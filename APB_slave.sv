==> flow/design.v <==
module APB_cos
#(parameter control_reg_ADDR = 4'h0,  
  parameter output_reg_ADDR = 4'h4)   
(
    input wire PWRITE,             
    input wire PCLK,               
    input wire PSEL,               
    input wire [31:0] PADDR,       
    input wire [31:0] PWDATA,      
    output reg [31:0] PRDATA = 0,  
    input wire PENABLE,            
    output reg PREADY = 0          
);
reg  [31:0] control_reg  = 0;      
reg  [31:0] output_reg   = 0;      
always @(posedge PCLK) 
begin
    if (PSEL && !PWRITE && PENABLE)  
     begin
        case(PADDR)
         4'h0: PRDATA <= control_reg;  
         4'h4: PRDATA <= output_reg;   
        endcase
        PREADY <= 1'd1;  
     end
     else if(PSEL && PWRITE && PENABLE)  
     begin
      if(PADDR == control_reg_ADDR)
      begin
        control_reg <= PWDATA;
        PREADY <= 1'd1;     
      end
     end
   if (PREADY)  
    begin
      PREADY <= !PREADY;
    end 
  end
always @(control_reg) begin  
    if(control_reg% 8 == 0)  
    begin
      output_reg <= 1;
    end
    else if((1+control_reg)%8 == 2)  
    begin
      output_reg <= "0.7071067811865475";
    end
      else if((3+control_reg)%8 == 6)  
    begin
      output_reg <= ~("0.7071067811865475");
    end
    else if((4+control_reg)%8 == 0)  
    begin
      output_reg <= ~(32'b00000000000000000000000000000001);
    end
    else if((5+control_reg)%8 == 2)  
    begin
      output_reg <= ~("0.7071067811865475");  
    end
    else if((7+control_reg)%8 == 6)  
    begin
      output_reg <= "0.7071067811865475";  
    end
    else  
    begin
      output_reg <= 0;  
    end
end
endmodule
* Step by step through the tools: APB_cos *
Tool output for the design above, in the order of the flow.
Lines are those of the file above, counted from 1.
Operators: Yosys type, input widths -> output width; for muxes data width and select width s.
Library cell names are shortened.
A cell with n/a has no value.

design
  top module = APB_cos
  clock = PCLK
  cell library = sky130hd
  corner = tt_025C_1v80

* Word-level counts *
Counts by Yosys on the flattened word-level netlist (proc, flatten, opt, wreduce; memories kept). Register bits leave out memories and registers merged into their read ports (data or address). Print and check cells are left out. Cells with the same type and inputs are merged into one.

word-level totals
  bits in registers = 65
  input port bits = 68
  output and inout bits = 33
  elaborated cells = 37

cells by class
  add/subtract/negate cells = 5
  equality and inequality tests = 5
  mux-type cells = 11
  bitwise logic cells = 1
  reduce/logical cells = 12

operators with widths
  operator             count
  $mux 32              5
  $logic_not 32->1     3
  $pmux 32 s2          1
  $eq 32x3->1 const B  1
  $mux 30              1
  $add 3x3->3 const A  3
  $eq 3x2->1 const B   2
  $eq 3x3->1 const B   2
  $logic_and 1x1->1    4
  $mux 1               4
  $add 1x3->3 const A  1
  $add 2x3->3 const A  1
  $reduce_and 3->1     1
  $logic_not 1->1      2
  $reduce_and 2->1     1
  $reduce_bool 2->1    1
  $not 1->1            1

* Logic depth *
Yosys ltp: most cells in a row. Word level: on the elaborated netlist, between registers, memories and ports. Mapped: between sequential cells and ports; inverters and the memories' decode and read muxes count.

logic depth
  depth in word-level cells = 9
  ABC_AREA = 0
  mapped depth = 6
  mapped depth without buffers = 4

* After synthesis *
Source: synth_stat.txt of the flow (Yosys; design flattened, memories mapped). It holds for the ABC_AREA given above (unset counts as 0); a run with the other value may have another netlist.
The area totals of this step are shown rounded.

mapped netlist
  cells in the netlist = 142
  chip area (Yosys) = 0.00261 mm²
  sequential area = 0.00194 mm²
  mapped flip-flops = 65
  buffer cells = 9

cell types
  cell type  count  total area (µm²)
  edfxtp_1   64     1.92E+03
  o21a_1     29     217.709
  nor4_2     7      87.584
  buf_6      7      78.826
  nand4_4    2      42.541
  bufbuf_16  1      32.531
  dfxtp_1    1      20.019
  and4_1     2      17.517
  o41ai_1    2      17.517
  nor3_4     1      16.266
  nor3_1     3      15.014
  nand4_1    2      12.512
  nand4_2    1      12.512
  nor4_1     2      12.512
  inv_1      3      11.261
  mux2i_1    1      10.01
  o21ai_0    2      10.01
  a41oi_1    1      8.758

Other cell types: 9; their cells: 11.

* Path before layout *
Source: OpenSTA report_checks on the synthesized netlist (no wires, ideal clock, input and output delay 20% of the period each), path of least setup slack; recovery checks are left aside. Register names are those of the netlist, which keeps one name where synthesis merged equal registers.

path post-synthesis
  path kind = input port to flip-flop
  from = input PADDR[5]
  to = register control_reg[0]
  clock period = 7.27 ns
  external input delay = 1.454 ns
  library setup time = 0.502 ns
  time at the first pin = 1.454 ns
  arrival = 5.287 ns
  required time = 6.768 ns
  setup slack = 1.482 ns
  path delay = 4.335 ns
  driving pins on the path = 5
  buffers on the path = 1
  synthesis period reached = 5.788 ns

"path delay" is the arrival time less input delay plus setup time.
"driving pins on the path": output pins that drive a net of the path, with the launching flip-flop's if there is one; two outputs of one cell count as two.
"synthesis period reached" = period - worst setup slack (recovery checks aside). The figure is calculated, with input and output delays left at 20% of the set period.
Between the ends stands the longest chain of elaborated cells between them, by number of cells; it is not shown to be the way that was timed. Of several equally long chains one is given.
Each line given opens the expression or statement behind the cell; cells for indexed reads and writes are added by Yosys, which also makes memories of some case tables.

between the ends, post-synthesis
  cell sequence = nor4_2 and4_1 buf_6 nand2_1 nor4_1
  length of the longest elaborated chain = 2
  elaborated cells on any way between the ends = 2
  those cells by class = reduce/logical: 2

RTL lines, path post-synthesis
  element           line  source
  start, declared   8     input wire [31:0] PADDR,
  $logic_not 32->1  28    if(PADDR == control_reg_ADDR)
  $reduce_and 3->1  n/a
  end, assigned     30    control_reg <= PWDATA;
  end, declared     14    reg  [31:0] control_reg  = 0;

* Worst path after layout *
From the final timing report of entry A: the path of least setup slack in the routed layout; clock arrival at registers is part of the times.

path post-layout
  path kind = input port to flip-flop
  from = input PADDR[13]
  to = register PRDATA[21]
  clock period = 5.92 ns
  external input delay = 1.18 ns
  library setup time = 0.33 ns
  time at the first pin = 1.18 ns
  arrival = 3.38 ns
  required time = 5.91 ns
  setup slack = 2.54 ns
  driving pins on the path = 6
  buffers on the path = 2

Between the ends stands the longest chain of elaborated cells between them, by number of cells; it is not shown to be the way that was timed. Of several equally long chains one is given.
Only ways into the end's enable, where the timed path ends, are counted here.

between the ends, post-layout
  cell sequence = clkdlybuf4s50_1 nor4_2 and4_1 nand2_1 nor3_2 buf_4
  length of the longest elaborated chain = 3
  elaborated cells on any way between the ends = 4
  those cells by class = eq/ne: 1; reduce/logical: 3

RTL lines, path post-layout
  element            line  source
  start, declared    8     input wire [31:0] PADDR,
  $eq 32x3->1        20    case(PADDR)
  $reduce_bool 2->1  n/a
  $reduce_and 2->1   n/a
  end, assigned      21    4'h0: PRDATA <= control_reg;
  end, assigned      22    4'h4: PRDATA <= output_reg;
  end, declared      10    output reg [31:0] PRDATA = 0,

Data sheet: physical implementation of APB_cos

APB_cos through Yosys and OpenROAD on sky130hd: 2 stored runs, unordered, with their settings and measured results. The constraints put input and output delay at 20% of the set period each and load the outputs with 0.01 pF.
"achieved clock period" means the clock period less the worst setup slack. The figure is calculated, with input and output delays left at 20% of the set period.
"time of the worst setup path" = time allowed to the worst setup path (clock period - input delay - output delay, where it has them) - its slack; a late launch clock adds to it, a late capture clock takes from it.
"total power after layout" is the tool's figure for a default switching activity; nothing was simulated.
The measured numbers are rounded.
Settings: . = not set for that run.

setting or result                             entry A                  entry B
period_ns                                     5.92                     8.44
SETUP_SLACK_MARGIN                            0.15                     0.62
CAP_MARGIN                                    20                       20
CORE_MARGIN                                   2                        2
CORE_UTILIZATION                              40                       44
SLEW_MARGIN                                   20                       20
ABC_AREA                                      .                        1
GPL_TIMING_DRIVEN                             .                        0
MIN_ROUTING_LAYER                             .                        met2
MAX_ROUTING_LAYER                             .                        met5
standard-cell area of the final layout (mm²)  0.00382                  0.00385
total power after layout (mW)                 0.901                    0.642
final setup TNS (ns)                          0.000                    0.000
time of the worst setup path (ns)             2.20                     1.66
worst path kind                               input port to flip-flop  input port to flip-flop
setup slack of the critical path (ns)         2.54                     5.10
final utilization (%)                         60.2                     70.0
achieved clock period (ns)                    3.385                    3.344
chip area in the Yosys report (mm²)           0.00261                  0.00252
smallest hold slack (ns)                      0.448                    0.417
die footprint (mm²)                           0.0072                   0.00635
